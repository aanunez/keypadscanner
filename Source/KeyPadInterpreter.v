==> flow/design.v <==
module KeyPadDecoder(
input [3:0] In, 
output reg [3:0] Out
);
always @(In) begin
	case (In)
		4'b0000: Out = 4'h1;
		4'b0001: Out = 4'h2;
		4'b0010: Out = 4'h3;
		4'b0011: Out = 4'hA;
		4'b0100: Out = 4'h4;
		4'b0101: Out = 4'h5;
		4'b0110: Out = 4'h6;
		4'b0111: Out = 4'hB;
		4'b1000: Out = 4'h7;
		4'b1001: Out = 4'h8;
		4'b1010: Out = 4'h9;
		4'b1011: Out = 4'hC;
		4'b1100: Out = 4'hF;
		4'b1101: Out = 4'h0;
		4'b1110: Out = 4'hE;
		4'b1111: Out = 4'hD;
     default: Out = 4'h1;
	endcase
end
endmodule
module KeyPadInterpreter(
input  Clock, 
input  ResetButton,
input  KeyRead, 			
input  [3:0] RowDataIn,
output KeyReady,			
output [3:0] DataOut,
output [3:0] ColDataOut,
output [3:0] PressCount
);
wire [3:0] KeyCode;
wire LFSRRst;
wire LFSRFlg;
LFSR25000			LFSR     (Clock, LFSRRst, LFSRFlg);
KeyPadScanner       Scanner  (ResetButton, Clock, RowDataIn, ColDataOut, LFSRRst, LFSRFlg, KeyCode, KeyReady, KeyRead);
PulseCounter		Count	 (ResetButton, Clock, KeyReady, PressCount);
KeyPadDecoder       Decoder  (KeyCode , DataOut);
endmodule
module KeyPadScanner(
input Reset,
input Clock, 
input [3:0] RowIn, 
output [3:0] ColOut, 
output reg LFSRReset, 
input LFSRFlg, 
output reg [3:0] RowColVector, 
output reg KeyRdy, 
input KeyRd
);
parameter Scan=2'b00, Calculate=2'b01, Analyize=2'b10, WaitForRead=2'b11;
reg [1:0] State;
reg [2:0] Counter;
reg [15:0] Data;
reg [3:0] Col;
reg [3:0] Sum;
reg ZeroChecker;
reg waitbit;
assign ColOut[0] = Col[0] ? 1'bz : 1'b0; 
assign ColOut[1] = Col[1] ? 1'bz : 1'b0; 
assign ColOut[2] = Col[2] ? 1'bz : 1'b0; 
assign ColOut[3] = Col[3] ? 1'bz : 1'b0; 
always @(posedge Clock, negedge Reset) begin
	if (Reset == 0) begin
		State <= Scan;
		Col <= 4'b0111;
		LFSRReset <= 0;
		KeyRdy <= 0;
		RowColVector <= 4'b1101;
		Counter <= 0;
		Data <= 16'hFFFF;
		Sum <= 0;
		ZeroChecker <= 0;
		waitbit <= 0;
	end
	else begin
		case(State)
			Scan: begin
				if(LFSRFlg == 1) begin
					case(Col)
						4'b0111: begin 
							if(waitbit == 1) begin
								Data[15:12] <= RowIn;
								Col <= 4'b1011;
								waitbit <= 0;
							end
							else waitbit <= 1;
						end
						4'b1011: begin
							if(waitbit == 1) begin
								Data[11:8] <= RowIn;
								Col <= 4'b1101;
								waitbit <= 0;
							end
							else waitbit <= 1;
						end
						4'b1101: begin
							if(waitbit == 1) begin
								Data[7:4] <= RowIn;
								Col <= 4'b1110;
								waitbit <= 0;
							end
							else waitbit <= 1;
						end
						4'b1110: begin
							if(waitbit == 1) begin
								Data[3:0] <= RowIn;
								Col <= 4'b0111;
								State <= Calculate;	
								waitbit <= 0;
							end
							else waitbit <= 1;
						end
						default: begin
							Col <= 4'b1110;
							Counter <= 0;
						end
					endcase
					LFSRReset <= 0;
				end
				else begin
					LFSRReset <= 1;
				end
			end
			Calculate: begin
				Sum <= ~Data[0] + ~Data[1] + ~Data[2] + ~Data[3]
					 + ~Data[4] + ~Data[5] + ~Data[6] + ~Data[7]
					 + ~Data[8] + ~Data[9] + ~Data[10] + ~Data[11]
					 + ~Data[12] + ~Data[13] + ~Data[14] + ~Data[15]; 
				State <= Analyize;
			end
			Analyize: begin
				if (ZeroChecker== 1'b1) begin
					if(Sum == 4'b0001) begin
						Counter <= Counter + 1'b1;
						if(Counter == 3'b100) begin
							case(Data)
								16'hFFFE : RowColVector <= 4'b0000; 
								16'hFFFD : RowColVector <= 4'b0100; 
								16'hFFFB : RowColVector <= 4'b1000; 
								16'hFFF7 : RowColVector <= 4'b1100; 
								16'hFFEF : RowColVector <= 4'b0001; 
								16'hFFDF : RowColVector <= 4'b0101; 
								16'hFFBF : RowColVector <= 4'b1001; 
								16'hFF7F : RowColVector <= 4'b1101; 
								16'hFEFF : RowColVector <= 4'b0010; 
								16'hFDFF : RowColVector <= 4'b0110; 
								16'hFBFF : RowColVector <= 4'b1010; 
								16'hF7FF : RowColVector <= 4'b1110; 
								16'hEFFF : RowColVector <= 4'b0011; 
								16'hDFFF : RowColVector <= 4'b0111; 
								16'hBFFF : RowColVector <= 4'b1011; 
								16'h7FFF : RowColVector <= 4'b1111; 
								default  : RowColVector <= 4'b0000; 
							endcase
							KeyRdy <= 1;
							State <= WaitForRead;
							Counter <= 0;
							ZeroChecker <= 0;
						end
					end
					else if (Sum == 4'b0000) begin 
						Counter <= 0;
						State <= Scan;
					end
					else begin 
						ZeroChecker <= 1'b0; 
						Counter <= 0; 
						State <= Scan;
					end
				end
				else if (Sum == 4'b0000) begin
					ZeroChecker <= 1'b1;
					State <= Scan;
				end
				else State <= Scan;
			end
			WaitForRead: begin
				if(KeyRd == 1) begin
					KeyRdy <= 0;
					LFSRReset <= 0;
					State <= Scan;
				end
			end 
			default: begin 
				State <= Scan;
				Col <= 4'b1110;
				LFSRReset <= 0;
				KeyRdy <= 1;
				RowColVector <= 4'b1111;
				Counter <= 0;
				Data <= 16'hFFFF;
				Sum <= 0;
			end
		endcase
	end
end
endmodule
module LFSR25000(
input Clock,
input Reset,
output reg Out
);
reg [14:0] LFSR;
always @(posedge Clock, negedge Reset) begin
	if(Reset==0) begin
		Out <= 0;
		LFSR <= 15'b111111111111111;
	end
	else begin
		LFSR[0] <= LFSR[13] ^ LFSR[14];
		LFSR[14:1] <= LFSR[13:0];
		if(LFSR==15'b001000010001100) Out <= 1;
	end
end
endmodule
module PulseCounter(
input Reset,
input Clock,
input In, 
output [3:0] Out
);
reg [3:0] Counter;
reg toggle;
always @(posedge Clock, negedge Reset) begin
	if ( Reset == 0 ) 
		Counter <= 4'b0000;
	else begin
		if ((In==1) & (toggle==0)) begin
			Counter <= Counter + 1'b1;
			toggle <= 1;
	    end
		else if (In==0) begin
			toggle <= 0;
		end
	end
end
assign Out = Counter;
endmodule
==> Reports on KeyPadInterpreter <==
Tool output for the design above, in the order of the flow.
Lines are those of the file above, counted from 1.
{ "design": {"design": "KeyPadInterpreter", "clock": "Clock", "cell_library": "sky130hd", "lib_corner": "tt_025C_1v80"} }

==> After elaboration <==
Counts by Yosys on the flattened word-level netlist (proc, flatten, opt, wreduce; memories kept). Register bits leave out memories and registers merged into their read ports (data or address). Print and check cells are left out.
Yosys's memory passes give these memory sizes; they may raise the number of words (mostly to a power of two), join words into wider ones and drop unused or constant bits.
{ "classes": {"n_addsub": 17, "eq_ne": 39, "mux": 38, "bitwise": 19, "reduce_and_logical": 20} }
{ "ops": {"columns": ["op", "count"], "rows": [
  ["equality test 16 bit with constant B", 14],
  ["inverter 1 -> 4 bit", 16],
  ["adder 4 bit", 15],
  ["case mux 4 bit (select 15 bit)", 1],
  ["AND reduction 4 bit", 6],
  ["!= test 2 x 1 -> 1 bit with constant B", 9],
  ["equality test 16 x 15 -> 1 bit with constant B", 1],
  ["case mux 4 bit (select 4 bit)", 1],
  ["two-way mux 1 bit", 16],
  ["two-way mux 4 bit", 4],
  ["equality test 15 x 13 -> 1 bit with constant B", 1],
  ["two-way mux 3 bit", 5],
  ["two-way mux 2 bit", 7],
  ["equality test 4 bit with constant B", 3],
  ["AND reduction 6 bit", 2],
  ["!= test 2 bit with constant B", 4],
  ["nonzero test 4 bit", 2],
  ["case mux 2 bit (select 4 bit)", 1],
  ["nonzero test 2 bit", 3],
  ["case mux 3 bit (select 2 bit)", 1],
  ["AND reduction 5 bit", 1],
  ["equality test 2 bit with constant B", 2],
  ["AND reduction 2 bit", 2],
  ["adder 4 x 1 -> 4 bit with constant B", 1],
  ["equality test 4 x 1 -> 1 bit with constant B", 1],
  ["equality test 4 x 3 -> 1 bit with constant B", 1],
  ["!= test 4 bit with constant B", 1],
  ["logical NOT 4 bit", 1]
]} }
Other operator kinds: 10; their cells: 11.
{ "word_totals": {"register_bits": 58, "rom_bits": 64, "mem_count": 1, "input_bits": 7, "output_inout_bits": 13, "word_cells": 151} }
{ "memory_table": {"columns": ["name", "size", "word_bits", "rd", "wr", "line_no", "text"], "rows": [
  ["(no name shown)", 16, 4, 1, 0, 6, "case (In)"]
]} }

==> Depth <==
Depth = most cells in a row (Yosys ltp): at word level without a register or memory, in the mapped netlist without a sequential cell, where the memories' decode and read muxes count.
{ "depth": {"depth_word": 16, "ABC_AREA": 0, "ltp_mapped": 13, "ltp_nobuf": 12} }

==> Mapped cells and area <==
Source: synth_stat.txt of the flow (Yosys; design flattened, memories mapped). It holds for the ABC_AREA given above (unset counts as 0); a run with the other value may have another netlist.
Totals and module areas in this step are rounded.
{ "mapped": {"mapped_cells": 340, "yosys_area_um2": 3577, "seq_area_um2": 1554, "ffs": 60, "buffers": 22} }
{ "by_type": {"columns": ["cell_type", "count", "type_area_um2"], "rows": [
  ["sky130_fd_sc_hd__dfstp_2", 38, 998.458],
  ["sky130_fd_sc_hd__dfrtp_1", 21, 525.504],
  ["sky130_fd_sc_hd__fa_1", 10, 200.192],
  ["sky130_fd_sc_hd__ha_1", 16, 200.192],
  ["sky130_fd_sc_hd__nand2_1", 42, 157.651],
  ["sky130_fd_sc_hd__inv_1", 33, 123.869],
  ["sky130_fd_sc_hd__mux2_2", 11, 123.869],
  ["sky130_fd_sc_hd__o21ai_0", 24, 120.115],
  ["sky130_fd_sc_hd__buf_6", 7, 78.826],
  ["sky130_fd_sc_hd__mux2i_1", 7, 70.067],
  ["sky130_fd_sc_hd__xnor2_1", 8, 70.067],
  ["sky130_fd_sc_hd__nand3_1", 12, 60.058],
  ["sky130_fd_sc_hd__buf_4", 7, 52.55],
  ["sky130_fd_sc_hd__a21oi_1", 9, 45.043],
  ["sky130_fd_sc_hd__nand4_4", 2, 42.541],
  ["sky130_fd_sc_hd__nor2_1", 10, 37.536],
  ["sky130_fd_sc_hd__nand4b_1", 4, 35.034],
  ["sky130_fd_sc_hd__nor4b_1", 4, 35.034]
]} }
Not listed: further types 40, cells in them 75.
By module: a second synthesis without flattening, with its own total; a netlist apart from the flattened one above.
{ "hier_totals": {"cells_unflattened": 315, "hier_area_um2": 3423} }
Each row is one instance without its submodules.
{ "modules": {"columns": ["mod", "n_inst", "n_cells", "mod_area_um2", "seq_area_um2"], "rows": [
  ["KeyPadScanner", 1, 259, 2524, 1005],
  ["LFSR25000", 1, 22, 476.7, 419.2],
  ["PulseCounter", 1, 15, 249.0, 130.1],
  ["KeyPadDecoder", 1, 19, 173.9, 0.0],
  ["KeyPadInterpreter", 1, 0, 0.0, 0.0]
]} }

==> Worst setup path after synthesis <==
OpenSTA on the mapped netlist: ideal clock, no wires. The path of least setup slack (recovery checks aside). Input and output delay are each 20% of the period. Register names are those of the netlist, which keeps one name where synthesis merged equal registers.
{ "synth_path": {"path_kind": "reg-to-reg", "startpoint": "reg Scanner.Data[3]", "endpoint": "reg Scanner.Sum[2]", "tclk_ns": 3.67, "setup_ns": 0.125, "launch_ns": 0.000, "t_arrival_ns": 3.701, "required_time_ns": 3.545, "slack_ns": -0.155, "path_delay_ns": 3.826, "stages": 13, "n_path_buf": 0, "synth_period_reached_ns": 3.825} }
"path_delay_ns" = arrival - input delay + setup time.
"stages": output pins that drive a net of the path, with the launching flip-flop's if there is one; two outputs of one cell count as two.
"synth_period_reached_ns" = period - worst setup slack (recovery checks aside). The figure is calculated, with input and output delays left at 20% of the set period.
The rows between start and end are the longest chain of elaborated cells between them; the timing report does not say that the signal goes this way. Where chains are equally long, one stands for them.
Each line given opens the expression or statement behind the cell; cells for indexed reads and writes are added by Yosys, which also makes memories of some case tables.
At most two assigning lines are given for a register; there are more.
{ "synth_via": {"path_cell_list": "sky130_fd_sc_hd__dfstp_2 > sky130_fd_sc_hd__inv_1 > sky130_fd_sc_hd__fa_1 > sky130_fd_sc_hd__inv_1 > sky130_fd_sc_hd__fa_1 > sky130_fd_sc_hd__fa_1 > sky130_fd_sc_hd__inv_1 > sky130_fd_sc_hd__fa_1 > sky130_fd_sc_hd__ha_1 > sky130_fd_sc_hd__inv_1 > sky130_fd_sc_hd__fa_1 > sky130_fd_sc_hd__xnor2_1 > sky130_fd_sc_hd__mux2_2", "elab_chain_len": 14, "cone_cells": 14, "cone_lines": 1, "cone_classes": "add/sub (13); logic (1)"} }
{ "synth_rtl": {"columns": ["element", "line_no", "text"], "rows": [
  ["start: declaration", 59, "reg [15:0] Data;"],
  ["start: assignment", 76, "Data <= 16'hFFFF;"],
  ["start: assignment", 112, "Data[3:0] <= RowIn;"],
  ["inverter 1 -> 4 bit", 131, "Sum <= ~Data[0] + ~Data[1] + ~Data[2] + ~Data[3]"],
  ["adder 4 bit (13 in a row)", 131, null],
  ["end: assignment", 77, "Sum <= 0;"],
  ["end: assignment", 131, null],
  ["end: declaration", 61, "reg [3:0] Sum;"]
]} }

==> Timing after layout <==
From the final timing report of run 1: the path of least setup slack in the routed layout; clock arrival at registers is part of the times.
{ "layout_path": {"path_kind": "reg-to-reg", "startpoint": "reg Scanner.Data[3]", "endpoint": "reg Scanner.Sum[2]", "tclk_ns": 5.58, "setup_ns": 0.11, "launch_ns": 0.33, "t_arrival_ns": 4.21, "required_time_ns": 5.80, "slack_ns": 1.59, "stages": 13, "n_path_buf": 0} }
The rows between start and end are the longest chain of elaborated cells between them; the timing report does not say that the signal goes this way. Where chains are equally long, one stands for them.
At most two assigning lines are given for a register; there are more.
{ "layout_via": {"path_cell_list": "sky130_fd_sc_hd__dfstp_2 > sky130_fd_sc_hd__inv_1 > sky130_fd_sc_hd__fa_1 > sky130_fd_sc_hd__inv_1 > sky130_fd_sc_hd__fa_1 > sky130_fd_sc_hd__fa_1 > sky130_fd_sc_hd__inv_1 > sky130_fd_sc_hd__fa_1 > sky130_fd_sc_hd__ha_1 > sky130_fd_sc_hd__inv_1 > sky130_fd_sc_hd__fa_1 > sky130_fd_sc_hd__xnor2_1 > sky130_fd_sc_hd__mux2_2", "elab_chain_len": 14, "cone_cells": 14, "cone_lines": 1, "cone_classes": "add/sub (13); logic (1)"} }
{ "layout_rtl": {"columns": ["element", "line_no", "text"], "rows": [
  ["start: declaration", 59, "reg [15:0] Data;"],
  ["start: assignment", 76, "Data <= 16'hFFFF;"],
  ["start: assignment", 112, "Data[3:0] <= RowIn;"],
  ["inverter 1 -> 4 bit", 131, "Sum <= ~Data[0] + ~Data[1] + ~Data[2] + ~Data[3]"],
  ["adder 4 bit (13 in a row)", 131, null],
  ["end: assignment", 77, "Sum <= 0;"],
  ["end: assignment", 131, null],
  ["end: declaration", 61, "reg [3:0] Sum;"]
]} }

Appendix: measured runs

Settings and measured results of 2 stored flow runs for module KeyPadInterpreter (sky130hd), not sorted in any way. The constraints put input and output delay at 20% of the set period each and load the outputs with 0.01 pF.
"achievedPeriod_ns" is the run's clock period less its worst setup slack. It is reckoned from that one timing run; input and output delays stay at 20% of the period that was set.
"worstPathTime_ns": the worst setup path's part of the clock period (all of it between registers, 20% less for each end at a port) less its slack. A launch clock that arrives late makes it longer, a capture clock that arrives late makes it shorter.
By "power_total_mw" is meant OpenSTA's value without simulated activity: inputs other than the clock are taken to toggle once in ten clock periods, and the tool carries that through the logic.
Measured values are rounded.

Run 1
==> flow/run.sh <==
#!/bin/bash
# the make line also repeats the synthesis and layout settings of config.mk as NAME=value (left out here)
make -C /OpenROAD-flow-scripts/flow DESIGN_CONFIG=/design/flow/config.mk WORK_HOME=/design/flow/orfs CLKGATE_MAP_FILE= finish
==> flow/config.mk <==
export PLATFORM = sky130hd
export DESIGN_NAME = KeyPadInterpreter
export DESIGN_NICKNAME = KeyPadInterpreter
export VERILOG_FILES = /design/flow/design.v
export SDC_FILE = /design/flow/constraint.sdc
export NUM_CORES = 4
export LEC_CHECK = 0
export CAP_MARGIN = 10
export CORE_MARGIN = 2
export CORE_UTILIZATION = 40
export CTS_CLUSTER_DIAMETER = 362
export GPL_TIMING_DRIVEN = 0
export HOLD_SLACK_MARGIN = 0.25
export MIN_ROUTING_LAYER = met1
export PLACE_DENSITY_LB_ADDON = 0.28
export SETUP_SLACK_MARGIN = 0.1
export SLEW_MARGIN = 20
export TNS_END_PERCENT = 90
==> flow/constraint.sdc <==
create_clock -name core_clock -period 5.58 [get_ports {Clock}]
set_input_delay 1.1160 -clock core_clock [delete_from_list [all_inputs] [get_ports {Clock}]]
set_output_delay 1.1160 -clock core_clock [all_outputs]
set_load 0.01 [all_outputs]

==> results of run 1, as JSON <==
{
  "die_footprint_um2": 9715,
  "synth_area_um2": 3577,
  "worstPathTime_ns": 3.99,
  "worst_setup_path_type": "reg-to-reg",
  "power_total_mw": 0.9304,
  "timing.setup.ws_ns": 1.591,
  "achievedPeriod_ns": 3.989,
  "finish.utilization_frac": 0.47
}

Run 2
==> flow/run.sh <==
#!/bin/bash
# the make line also repeats the synthesis and layout settings of config.mk as NAME=value (left out here)
make -C /OpenROAD-flow-scripts/flow DESIGN_CONFIG=/design/flow/config.mk WORK_HOME=/design/flow/orfs CLKGATE_MAP_FILE= finish
==> flow/config.mk <==
export PLATFORM = sky130hd
export DESIGN_NAME = KeyPadInterpreter
export DESIGN_NICKNAME = KeyPadInterpreter
export VERILOG_FILES = /design/flow/design.v
export SDC_FILE = /design/flow/constraint.sdc
export NUM_CORES = 4
export LEC_CHECK = 0
export ABC_AREA = 1
export CAP_MARGIN = 30
export CORE_MARGIN = 2
export CORE_UTILIZATION = 15
export CTS_CLUSTER_DIAMETER = 234
export GPL_TIMING_DRIVEN = 0
export PLACE_DENSITY = 0.82
export SLEW_MARGIN = 20
export TNS_END_PERCENT = 45
==> flow/constraint.sdc <==
create_clock -name core_clock -period 3.02 [get_ports {Clock}]
set_input_delay 0.6040 -clock core_clock [delete_from_list [all_inputs] [get_ports {Clock}]]
set_output_delay 0.6040 -clock core_clock [all_outputs]
set_load 0.01 [all_outputs]

==> results of run 2, as JSON <==
{
  "achievedPeriod_ns": 3.628,
  "die_footprint_um2": 24160,
  "timing.setup.ws_ns": -0.608,
  "synth_area_um2": 3440,
  "power_total_mw": 1.845,
  "finish.utilization_frac": 0.191,
  "worstPathTime_ns": 3.63,
  "worst_setup_path_type": "reg-to-reg"
}
